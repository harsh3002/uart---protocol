==> flow/design.v <==
`timescale 1ns/1ns
module baud_rate_gen
  #(parameter FINAL_DIVSR = 650)
	 (output 		done_o,
	  input 		clk_i,
	  input 		reset_i);
	reg [10:0] count;
	reg [10:0] count_next;
	always@(posedge clk_i , posedge reset_i) begin
		if(reset_i) 
			count <= 11'b0;
		else 
			count <= count_next;	
	end 
    assign count_next = (count == FINAL_DIVSR) ? 0 : count + 1'b1;
	assign done_o     = (count == 11'd1);
endmodule
`timescale 1ns/1ns
module rx_fifo 
	#(parameter D_WIDTH = 8,
	  parameter D_DEPTH = 16)
	 (output		empty_o,
	  output 		full_o,		 
      output [D_WIDTH-1:0]  rd_data_o,
	  input  				rd_ena_i,	
      input  [D_WIDTH-1:0]  wrt_data_i,
	  input  				wrt_ena_i,
	  input  		clk_i,
	  input 		reset_i);
	  localparam PTR_SIZE = $clog2(D_DEPTH);
	  parameter  READ = 2'b01;
	  parameter  WRITE = 2'b10;
	  parameter  READ_WRITE = 2'b11;
	  reg [PTR_SIZE-1:0]	rd_ptr, nxt_rd_ptr;
	  reg [PTR_SIZE-1:0]	wrt_ptr, nxt_wrt_ptr;
	  reg [D_WIDTH-1:0] 	rd_data;
	  reg [D_WIDTH-1:0]	wrt_data;
	  reg 			wrapped_rd_ptr, nxt_wrapped_rd_ptr;
	  reg 			wrapped_wrt_ptr, nxt_wrapped_wrt_ptr;
	  reg [D_WIDTH-1:0] 	mem_rx 	[0:D_DEPTH-1];
	  always@(posedge clk_i , posedge reset_i) begin
			if(reset_i) begin
				{wrapped_rd_ptr,rd_ptr} <= 0;
				{wrapped_wrt_ptr,wrt_ptr} <= 0;
				rd_data <= 0;
			end
			else begin
				{wrapped_rd_ptr,rd_ptr} <= {nxt_wrapped_rd_ptr,nxt_rd_ptr};
				{wrapped_wrt_ptr,wrt_ptr} <= {nxt_wrapped_wrt_ptr,wrt_ptr};				
			end
	  end 
	  always@(*) begin
			nxt_rd_ptr = rd_ptr;
			nxt_wrt_ptr = wrt_ptr;
			nxt_wrapped_rd_ptr = wrapped_rd_ptr;
			nxt_wrapped_wrt_ptr = wrapped_wrt_ptr;
			rd_data = mem_rx[rd_ptr];
			case({wrt_ena_i,rd_ena_i}) 
			READ : begin
					rd_data <= mem_rx[rd_ptr[PTR_SIZE-1:0]];
					if(rd_ptr == D_DEPTH-1) begin
						nxt_wrapped_rd_ptr <= ~wrapped_rd_ptr;
						nxt_rd_ptr <= 0;
					end
					else 
						nxt_rd_ptr <= rd_ptr + PTR_SIZE'(1'b1);
			end
			WRITE : begin
					mem_rx[wrt_ptr[PTR_SIZE-1:0]] <= wrt_data;
					if(wrt_ptr == D_DEPTH-1) begin
						nxt_wrapped_wrt_ptr <= ~wrapped_wrt_ptr;
						nxt_wrt_ptr <= 0;
					end
					else 
						nxt_wrt_ptr <= wrt_ptr + PTR_SIZE'(1'b1);
			end
			READ_WRITE : begin
					rd_data <= mem_rx[rd_ptr[PTR_SIZE-1:0]];
					if(rd_ptr == D_DEPTH-1) begin
						nxt_wrapped_rd_ptr <= ~wrapped_rd_ptr;
						nxt_rd_ptr <= 0;
					end
					else 
						nxt_rd_ptr <= rd_ptr + PTR_SIZE'(1'b1);
					mem_rx[wrt_ptr[PTR_SIZE-1:0]] <= wrt_data;
					if(wrt_ptr == D_DEPTH-1) begin
						nxt_wrapped_wrt_ptr = ~wrapped_wrt_ptr;
						nxt_wrt_ptr = 0;
					end
					else 
						nxt_wrt_ptr = wrt_ptr + PTR_SIZE'(1'b1);					
			end
			endcase
	  end
	  assign rd_data_o =  rd_data;
	  assign empty_o   = ({wrapped_rd_ptr,rd_ptr} == {wrapped_wrt_ptr,wrt_ptr});
	  assign full_o	   = (wrapped_rd_ptr == ~wrapped_wrt_ptr) & (rd_ptr == wrt_ptr);
endmodule
`timescale 1ns/1ns
module tx_fifo 
	#(parameter D_WIDTH = 8,
	  parameter D_DEPTH = 16)
	 (output		empty_o,
	  output 		full_o,		 
      output [D_WIDTH-1:0]  rd_data_o,
	  input  				rd_ena_i,	
      input  [D_WIDTH-1:0]  wrt_data_i,
	  input  				wrt_ena_i,
	  input  		clk_i,
	  input 		reset_i);
	  localparam PTR_SIZE = $clog2(D_DEPTH);
	  parameter  READ = 2'b01;
	  parameter  WRITE = 2'b10;
	  parameter  READ_WRITE = 2'b11;
	  reg [PTR_SIZE-1:0]	rd_ptr, nxt_rd_ptr;
	  reg [PTR_SIZE-1:0]	wrt_ptr, nxt_wrt_ptr;
	  reg [D_WIDTH-1:0] 	rd_data;
	  reg [D_WIDTH-1:0]	wrt_data;
	  reg 			wrapped_rd_ptr, nxt_wrapped_rd_ptr;
	  reg 			wrapped_wrt_ptr, nxt_wrapped_wrt_ptr;
	  reg [D_WIDTH-1:0] 	mem_tx 		[0:D_DEPTH-1];
	  always@(posedge clk_i , posedge reset_i) begin
			if(reset_i) begin
				{wrapped_rd_ptr,rd_ptr} <= 0;
				{wrapped_wrt_ptr,wrt_ptr} <= 0;
				rd_data <= 0;
			end
			else begin
				{wrapped_rd_ptr,rd_ptr} <= {nxt_wrapped_rd_ptr,nxt_rd_ptr};
				{wrapped_wrt_ptr,wrt_ptr} <= {nxt_wrapped_wrt_ptr,wrt_ptr};				
			end
	  end 
	  always@(*) begin
			nxt_rd_ptr = rd_ptr;
			nxt_wrt_ptr = wrt_ptr;
			nxt_wrapped_rd_ptr = wrapped_rd_ptr;
			nxt_wrapped_wrt_ptr = wrapped_wrt_ptr;
			rd_data = mem_tx[rd_ptr];
			case({wrt_ena_i,rd_ena_i}) 
			READ : begin
					rd_data <= mem_tx[rd_ptr[PTR_SIZE-1:0]];
					if(rd_ptr == D_DEPTH-1) begin
						nxt_wrapped_rd_ptr <= ~wrapped_rd_ptr;
						nxt_rd_ptr <= 0;
					end
					else 
						nxt_rd_ptr <= rd_ptr + PTR_SIZE'(1'b1);
			end
			WRITE : begin
					mem_tx[wrt_ptr[PTR_SIZE-1:0]] <= wrt_data;
					if(wrt_ptr == D_DEPTH-1) begin
						nxt_wrapped_wrt_ptr <= ~wrapped_wrt_ptr;
						nxt_wrt_ptr <= 0;
					end
					else 
						nxt_wrt_ptr <= wrt_ptr + PTR_SIZE'(1'b1);
			end
			READ_WRITE : begin
					rd_data <= mem_tx[rd_ptr[PTR_SIZE-1:0]];
					if(rd_ptr == D_DEPTH-1) begin
						nxt_wrapped_rd_ptr <= ~wrapped_rd_ptr;
						nxt_rd_ptr <= 0;
					end
					else 
						nxt_rd_ptr <= rd_ptr + PTR_SIZE'(1'b1);
					mem_tx[wrt_ptr[PTR_SIZE-1:0]] <= wrt_data;
					if(wrt_ptr == D_DEPTH-1) begin
						nxt_wrapped_wrt_ptr = ~wrapped_wrt_ptr;
						nxt_wrt_ptr = 0;
					end
					else 
						nxt_wrt_ptr = wrt_ptr + PTR_SIZE'(1'b1);					
			end
			endcase
	  end
	  assign rd_data_o =  rd_data;
	  assign empty_o   = ({wrapped_rd_ptr,rd_ptr} == {wrapped_wrt_ptr,wrt_ptr});
	  assign full_o	   = (wrapped_rd_ptr == ~wrapped_wrt_ptr) & (rd_ptr == wrt_ptr);
endmodule
`timescale 1ns/1ns
module rx_fsm 
  #(parameter D_WIDTH = 8,
    parameter SB_TICK = 16)
  (output [D_WIDTH-1:0] rx_byte_o,
   output 				rx_done_o,
   input 				rx_data_i,
   input 				s_tick_i,
   input 				clk_i,
   input 				reset_i);
  parameter [1:0] IDLE = 2'd0, START = 2'd1, DATA = 2'd2, STOP = 2'd3;
  reg 	[2:0] 	bits_next, bits_reg;
  reg 	[3:0]	s_next, s_reg;
  reg	[1:0]   next_state, state;
  reg   [7:0]	shift_bits_next,shift_bits_reg;
  reg 			rx_done;
  always@(posedge clk_i , posedge reset_i) begin
    if(reset_i) begin
      state <= IDLE;
      s_reg <= 0;
      bits_reg <= 0;
      shift_bits_reg <= 0;
    end
    else begin
      state <= next_state;
      bits_reg <= bits_next;
      s_reg <= s_next;
      shift_bits_reg <= shift_bits_next;
    end    
  end
  always@(*) begin
    bits_next = bits_reg;
    s_next    = s_reg;
    rx_done = 1'b0;
    shift_bits_next = shift_bits_reg;
    next_state = state;
    case(state) 
      IDLE : begin
        if(~rx_data_i) begin
          	s_next = 1'b0;
            next_state = START;
        end
        else 
          	next_state = IDLE;
      end
      START : begin
        if(s_tick_i) begin
          if(s_reg == 4'd7) begin 
            	next_state = DATA;
            	s_next     = 1'b0;
            	bits_next  = 3'b0;
          end
          	else
              	s_next	   = s_reg + 1'b1;
        end
      end
      DATA : begin
        if(s_tick_i) begin
          if(s_reg == 4'd15) begin
            s_next = 0;
            shift_bits_next = {rx_data_i,shift_bits_reg[7:1]};
            if(bits_reg == D_WIDTH - 1)
              next_state = STOP;
            else 
              bits_next = bits_reg + 1'b1;
          end
          	s_next = s_reg + 1'b1;          
        end
      end
      STOP: begin
        if(s_tick_i) begin
          if(s_reg == SB_TICK - 1) begin
            rx_done = 1'b1;
            next_state = IDLE;
          end
          else
            rx_done = 0;          
        end
        else 
          	s_next = s_reg +1'b1;
      end
      default : next_state = IDLE;
    endcase
  end
  assign rx_done_o = rx_done;
endmodule
`timescale 1ns/1ns
module tx_fsm 
  #(parameter D_BITS = 8,
    parameter SB_TICK = 16)
  (output 				tx_data_o,
   output 				tx_done_o,
   input  [D_BITS-1:0]  tx_data_i,
   input 		 		clk_i,
   input 				reset_i,
   input 				s_tick_i,
   input 				tx_start_i);
  parameter [1:0] IDLE = 2'd0, START = 2'd1, DATA = 2'd2, STOP = 2'd3;
  reg [1:0] 		next_state, state;
  reg [3:0] 		s_next, s_reg;
  reg [2:0]		 	bits_next, bits_reg;
  reg [D_BITS-1:0]  shift_bit_next, shift_bit_reg;
  reg 				tx_next, tx_reg;
  reg				tx_done;
  always@(posedge clk_i , posedge reset_i) begin
    if(reset_i) begin
      state <= IDLE;
      shift_bit_reg <= 0;
      s_reg <= 0;
      bits_reg <= 0;
      tx_reg <= 0;
    end
    else begin
      state <= next_state;
      shift_bit_reg <= shift_bit_next;
      s_reg <= s_next;
      bits_reg <= bits_next;
      tx_reg <= tx_next;
    end
  end
  always@(*) begin
    next_state = state;
    shift_bit_next = shift_bit_reg;
    s_next = s_reg;
    tx_next = tx_reg;
    bits_next = bits_reg;
    case(state) 
      IDLE: begin
        tx_next = 1'b1;
        if(tx_start_i) begin
          next_state = START;
          s_next = 0;
          shift_bit_next = tx_data_i;
        end
      end
      START : begin
        tx_next = 1'b0;
        if(s_tick_i) begin
          if(s_reg == 4'd15) begin
            next_state = DATA;
            s_next = 4'd0;
            bits_next = 3'd0;
          end
          else 
          	s_next = s_reg + 1'b1;
        end
      end
      DATA : begin
        tx_next = shift_bit_reg[0];
        if(s_tick_i) begin
          if(s_reg == 4'd15) begin
            s_next = 0;
            shift_bit_next = shift_bit_reg >> 1;
            if(bits_reg == D_BITS - 1) 
              next_state = STOP;
            else 
              bits_next = bits_reg + 1'b1;
          end
          else 
            s_next = s_reg + 1'b1;
        end
      end
      STOP : begin
        tx_next = 1'b1;
        if(s_tick_i) begin
          if(s_reg == SB_TICK - 1) begin
            tx_done = 1'b1;
            next_state = IDLE;
          end
          s_next = s_reg + 1'b1;
        end
      end
      default : next_state = IDLE;
    endcase
  end
  assign tx_done_o = tx_done;
  assign tx_data_o = tx_reg;
endmodule
`timescale 1ns/1ns
module uart 
  #(parameter D_BITS = 8,
    parameter SB_TICKS = 16)
  ( output 				tx_data_o,
    output 				rx_empty_o,
    output				tx_full_o,
   output 	[D_BITS-1:0]rx_byte_o,
   input	[D_BITS-1:0]tx_byte_i,
   input 				tx_wrt_ena_i,
   input 				rx_rd_ena_i,
   input 				rx_data_i,
   input				clk_i,
   input 				reset_i);
  wire 				baud_tick;
  wire 	[D_BITS-1:0]rx_fsm_o;
  wire				rx_fsm_done;
  wire  [D_BITS-1:0]tx_fsm_i;
  wire 				tx_fifo_empty,tx_fsm_done;
  baud_rate_gen baud_inst(
    .done_o(baud_tick),
    .clk_i(clk_i),
    .reset_i(reset_i));
  rx_fifo rx_fifo_inst(
    .clk_i(clk_i),
    .reset_i(reset_i),
    .empty_o(rx_empty_o),
    .rd_data_o(rx_byte_o),
    .rd_ena_i(rx_rd_ena_i),
    .wrt_data_i(rx_fsm_o),
    .wrt_ena_i(rx_fsm_done));
  tx_fifo tx_fifo_inst(
    .clk_i(clk_i),
    .reset_i(reset_i),
    .empty_o(tx_fifo_empty),
    .full_o(tx_full_o),
    .rd_data_o(tx_fsm_i),
    .rd_ena_i(tx_fsm_done),
    .wrt_data_i(tx_byte_i),
    .wrt_ena_i(tx_wrt_ena_i));
  rx_fsm rx_fsm_inst(
    .clk_i(clk_i),
    .reset_i(reset_i),
    .s_tick_i(baud_tick),
    .rx_data_i(rx_data_i),
    .rx_done_o(rx_fsm_done),
    .rx_byte_o(rx_fsm_o));
  tx_fsm tx_fsm_inst(
    .clk_i(clk_i),
    .reset_i(reset_i),
    .s_tick_i(baud_tick),
    .tx_start_i(~tx_fifo_empty),
    .tx_data_i(tx_fsm_i),
    .tx_done_o(tx_fsm_done),
    .tx_data_o(tx_data_o));
endmodule
=== Tool chain data of uart ===
Tool output for the design above, in the order of the flow.
Lines are those of the file above, counted from 1.
Operators: Yosys type, input widths -> output width; for muxes data width and select width s.
Library cell names are shortened.
A cell with -- has no value.

* Top: uart
* Clock port: clk_i
* Standard-cell library: sky130hd
* Timing corner: tt_025C_1v80

=== Elaborated design ===
Source: Yosys, flattened and elaborated. Widths are those after wreduce. Registers that Yosys merges into a memory's read port (data or address) are not register bits. Print and check cells do not count.

* Register bits after elaboration: 48
* Latch bits: 0
* RAM bits: 0
* ROM bits: 0
* Clocked read ports x word width: 0
* Memories kept: 0
* Input port bits: 13
* Output and inout bits: 11
* Word-level cells: 140

* $add $sub $neg: 7
* Multiply operators: 0
* Divide/modulo/power cells: 0
* $lt $le $gt $ge: 0
* Equal/unequal tests: 38
* Shift-type cells: 0
* Muxes and demuxes: 56
* Bitwise gates (word level): 6
* Reductions and logical operators: 20

{| class="wikitable"
|+ Operator list
! operator !! count
|-
| $mux 4 || 12
|-
| $mux 3 || 10
|-
| $mux 2 || 15
|-
| $mux 8 || 3
|-
| $ne 2x2->1 const B || 11
|-
| $ne 2x1->1 const B || 10
|-
| $add 4x1->4 const B || 4
|-
| $eq 4x4->1 const B || 4
|-
| $pmux 8 s2 || 1
|-
| $pmux 4 s4 || 1
|-
| $pmux 2 s4 || 2
|-
| $reduce_and 6->1 || 2
|-
| $pmux 4 s3 || 1
|-
| $pmux 3 s2 || 2
|-
| $add 11x1->11 const B || 1
|-
| $eq 11x1->1 const B || 1
|-
| $eq 11x10->1 const B || 1
|-
| $mux 11 || 1
|-
| $eq 2x2->1 const B || 5
|-
| $reduce_or 2->1 || 5
|-
| $logic_not 5->1 || 2
|-
| $reduce_and 4->1 || 2
|-
| $reduce_and 8->1 || 1
|-
| $reduce_and 7->1 || 1
|-
| $eq 2x1->1 const B || 3
|-
| $add 3x1->3 const B || 2
|-
| $eq 3x3->1 const B || 2
|-
| $mux 1 || 6
|}

Not listed: further kinds 11, cells in them 16.

=== Logic depth ===
Depth = most cells in a row (Yosys ltp): at word level without a register or memory, in the mapped netlist without a sequential cell, where the memories' decode and read muxes count.

* Word-level depth: 8
* ABC_AREA: 0
* Gate-level depth with buffers: 7

=== Netlist ===
Source: synth_stat.txt of the flow (Yosys; design flattened, memories mapped). It holds for the ABC_AREA given above (unset counts as 0); a run with the other value may have another netlist.

{| class="wikitable"
|+ Cells by type
! cell type !! count
|-
| dfrtp_1 || 32
|-
| ha_1 || 10
|-
| xnor2_1 || 11
|-
| inv_1 || 18
|-
| o21ai_0 || 13
|-
| buf_4 || 8
|-
| nand3_1 || 12
|-
| nand2_1 || 11
|-
| nor2_1 || 9
|-
| dfstp_2 || 1
|-
| o221ai_1 || 3
|-
| a31oi_1 || 4
|-
| nor4b_4 || 1
|-
| o211ai_1 || 3
|-
| nor4_4 || 1
|-
| and3_1 || 3
|-
| nand4_1 || 3
|-
| nand4b_1 || 2
|}

Not listed: further types 20, cells in them 28.

* Cells in the netlist: 173
* Synthesis area: 0.0017529 mm^2
* Sequential part of the area: 0.000827 mm^2
* Flip-flops: 33

By module: a second synthesis without flattening, with its own total; a netlist apart from the flattened one above.

* Cell total of the unflattened synthesis: 289
* Area total of the unflattened synthesis: 0.0029015 mm^2

Rows give one instance, submodules left out.

{| class="wikitable"
|+ Modules
! module !! instances !! cells !! area (mm^2) !! seq. area (mm^2)
|-
| tx_fsm || 1 || 97 || 0.0010072 || 0.0005017
|-
| rx_fsm || 1 || 73 || 0.0006719 || 0.0002765
|-
| baud_rate_gen || 1 || 50 || 0.000558 || 0.0002753
|-
| rx_fifo || 1 || 34 || 0.0003303 || 0.0001251
|-
| tx_fifo || 1 || 34 || 0.0003303 || 0.0001251
|-
| uart || 1 || 1 || 0.0000038 || 0
|}

=== Worst setup path after synthesis ===
OpenSTA on the mapped netlist: ideal clock, no wires. The path of least setup slack (recovery checks aside). Input and output delay are each 20% of the period. Register names are those of the netlist, which keeps one name where synthesis merged equal registers.

* Path kind: reg-to-reg
* From: register baud_inst.count[1]
* To: register tx_fsm_inst.s_reg[0]
* Clock period: 1620 ps
* Library setup time: 76 ps
* Time at the first pin: 0 ps
* Arrival time: 1673 ps
* Required time: 1544 ps
* Slack: -129 ps
* Path delay: 1749 ps
* Stages on the path: 8
* Synthesis period reached: 1749 ps

"path delay" is the arrival time less input delay plus setup time.
"stages on the path": output pins that drive a net of the path, with the launching flip-flop's if there is one; two outputs of one cell count as two.
"synthesis period reached" is the clock period less the worst setup slack; recovery checks do not enter. This is arithmetic on one report: input and output delays are still those of the set period (20% each).
Between the ends stands the longest chain of elaborated cells between them, by number of cells; it is not shown to be the way that was timed. Of several equally long chains one is given.
A line is the first line of the expression or statement that the cell stems from. Yosys adds cells for indexed reads and writes and turns some case tables into memories.

* Path through: dfrtp_1 -> inv_1 -> ha_1 -> nor4b_4 -> and3_1 -> buf_6 -> or4b_4 -> o21ai_1
* Cells in the longest elaborated chain: 3
* Elaborated cells on any way between the ends: 7
* Classes of those cells: eq/ne (3); mux (3); reduce/logical (1)

{| class="wikitable"
|+ RTL lines, path post-synthesis
! item !! RTL line !! RTL
|-
| from (decl) || 7 || <nowiki>reg [10:0] count;</nowiki>
|-
| from (assign) || 11 || <nowiki>count <= 11'b0;</nowiki>
|-
| from (assign) || 13 || <nowiki>count <= count_next;</nowiki>
|-
| $eq 11x1->1 || 16 || <nowiki>assign done_o = (count == 11'd1);</nowiki>
|-
| $mux 4 || 344 || <nowiki>if(s_tick_i) begin</nowiki>
|-
| $pmux 4 s3 || 306 || <nowiki>case(state)</nowiki>
|-
| to (assign) || 288 || <nowiki>s_reg <= 0;</nowiki>
|-
| to (assign) || 295 || <nowiki>s_reg <= s_next;</nowiki>
|-
| to (decl) || 279 || <nowiki>reg [3:0] s_next, s_reg;</nowiki>
|}

=== Worst path after layout ===
From the final timing report of run 1: the path of least setup slack in the routed layout; clock arrival at registers is part of the times.
The report prints the path's times to 10 ps; the period is as set.

* Path kind: reg-to-reg
* From: register baud_inst.count[1]
* To: register tx_fsm_inst.s_reg[1]
* Clock period: 1430 ps
* Library setup time: 70 ps
* Time at the first pin: 280 ps
* Arrival time: 1920 ps
* Required time: 1640 ps
* Slack: -270 ps
* Stages on the path: 7

Between the ends stands the longest chain of elaborated cells between them, by number of cells; it is not shown to be the way that was timed. Of several equally long chains one is given.

* Path through: dfrtp_1 -> inv_1 -> ha_2 -> nor4b_4 -> and3_1 -> or4b_4 -> o21ai_2
* Cells in the longest elaborated chain: 3
* Elaborated cells on any way between the ends: 7
* Classes of those cells: eq/ne (3); mux (3); reduce/logical (1)

{| class="wikitable"
|+ RTL lines, path after layout
! item !! RTL line !! RTL
|-
| from (decl) || 7 || <nowiki>reg [10:0] count;</nowiki>
|-
| from (assign) || 11 || <nowiki>count <= 11'b0;</nowiki>
|-
| from (assign) || 13 || <nowiki>count <= count_next;</nowiki>
|-
| $eq 11x1->1 || 16 || <nowiki>assign done_o = (count == 11'd1);</nowiki>
|-
| $mux 4 || 344 || <nowiki>if(s_tick_i) begin</nowiki>
|-
| $pmux 4 s3 || 306 || <nowiki>case(state)</nowiki>
|-
| to (assign) || 288 || <nowiki>s_reg <= 0;</nowiki>
|-
| to (assign) || 295 || <nowiki>s_reg <= s_next;</nowiki>
|-
| to (decl) || 279 || <nowiki>reg [3:0] s_next, s_reg;</nowiki>
|}

Ticket comment

Top module uart; platform sky130hd; tools Yosys and OpenROAD; 2 stored runs in no particular order. Input and output delays are each 20% of the period that was set; the output load is 0.01 pF.
"reached clock period": clock period set for the run, less the worst setup slack. It is reckoned from that one timing run; input and output delays stay at 20% of the period that was set.
"critical setup path time" = time allowed to the worst setup path (clock period - input delay - output delay, where it has them) - its slack; a late launch clock adds to it, a late capture clock takes from it.
"total power after layout" rests on the timing tool's default activity at the inputs, not on a simulated workload.
"critical setup path time" is given in steps of 10 ps.

=== Run 1 ===
{| class="wikitable"
! Setting !! Value
|-
| period_ns || 1.43
|-
| CORE_UTILIZATION || 28
|-
| SETUP_SLACK_MARGIN || 0.05
|-
| PLACE_DENSITY_LB_ADDON || 0.05
|-
| CORE_ASPECT_RATIO || 1.81
|-
| CORE_MARGIN || 9
|-
| CELL_PAD_IN_SITES_GLOBAL_PLACEMENT || 1
|-
| TNS_END_PERCENT || 35
|-
| GPL_TIMING_DRIVEN || 1
|-
| SLEW_MARGIN || 25
|-
| MAX_ROUTING_LAYER || met5
|-
| CAP_MARGIN || 20
|-
! Result !! Value
|-
| Synthesized cell area || 0.0017529 mm^2
|-
| Die size || 0.009559 mm^2
|-
| Standard-cell area after routing || 0.0023986 mm^2
|-
| Utilization in the final report || 39.7%
|-
| Worst setup slack after layout || -273 ps
|-
| Post-route setup TNS || -2052 ps
|-
| Total power after layout || 2.173 mW
|-
| Reached clock period || 1703 ps
|-
| Critical setup path time || 1700 ps
|-
| Worst setup path kind || reg-to-reg
|}

=== Run 2 ===
{| class="wikitable"
! Setting !! Value
|-
| period_ns || 1.38
|-
| CORE_UTILIZATION || 51
|-
| SETUP_SLACK_MARGIN || -0.03
|-
| PLACE_DENSITY_LB_ADDON || 0.1
|-
| ABC_AREA || 0
|-
| GPL_TIMING_DRIVEN || 0
|-
| GPL_ROUTABILITY_DRIVEN || 0
|-
| SLEW_MARGIN || 15
|-
| MAX_ROUTING_LAYER || met4
|-
| CAP_MARGIN || 20
|-
| CORE_MARGIN || 2
|-
! Result !! Value
|-
| Synthesized cell area || 0.0017529 mm^2
|-
| Die size || 0.0039219 mm^2
|-
| Standard-cell area after routing || 0.0022171 mm^2
|-
| Utilization in the final report || 67.0%
|-
| Worst setup slack after layout || -393 ps
|-
| Post-route setup TNS || -3775 ps
|-
| Total power after layout || 2.125 mW
|-
| Reached clock period || 1773 ps
|-
| Critical setup path time || 1770 ps
|-
| Worst setup path kind || reg-to-reg
|}
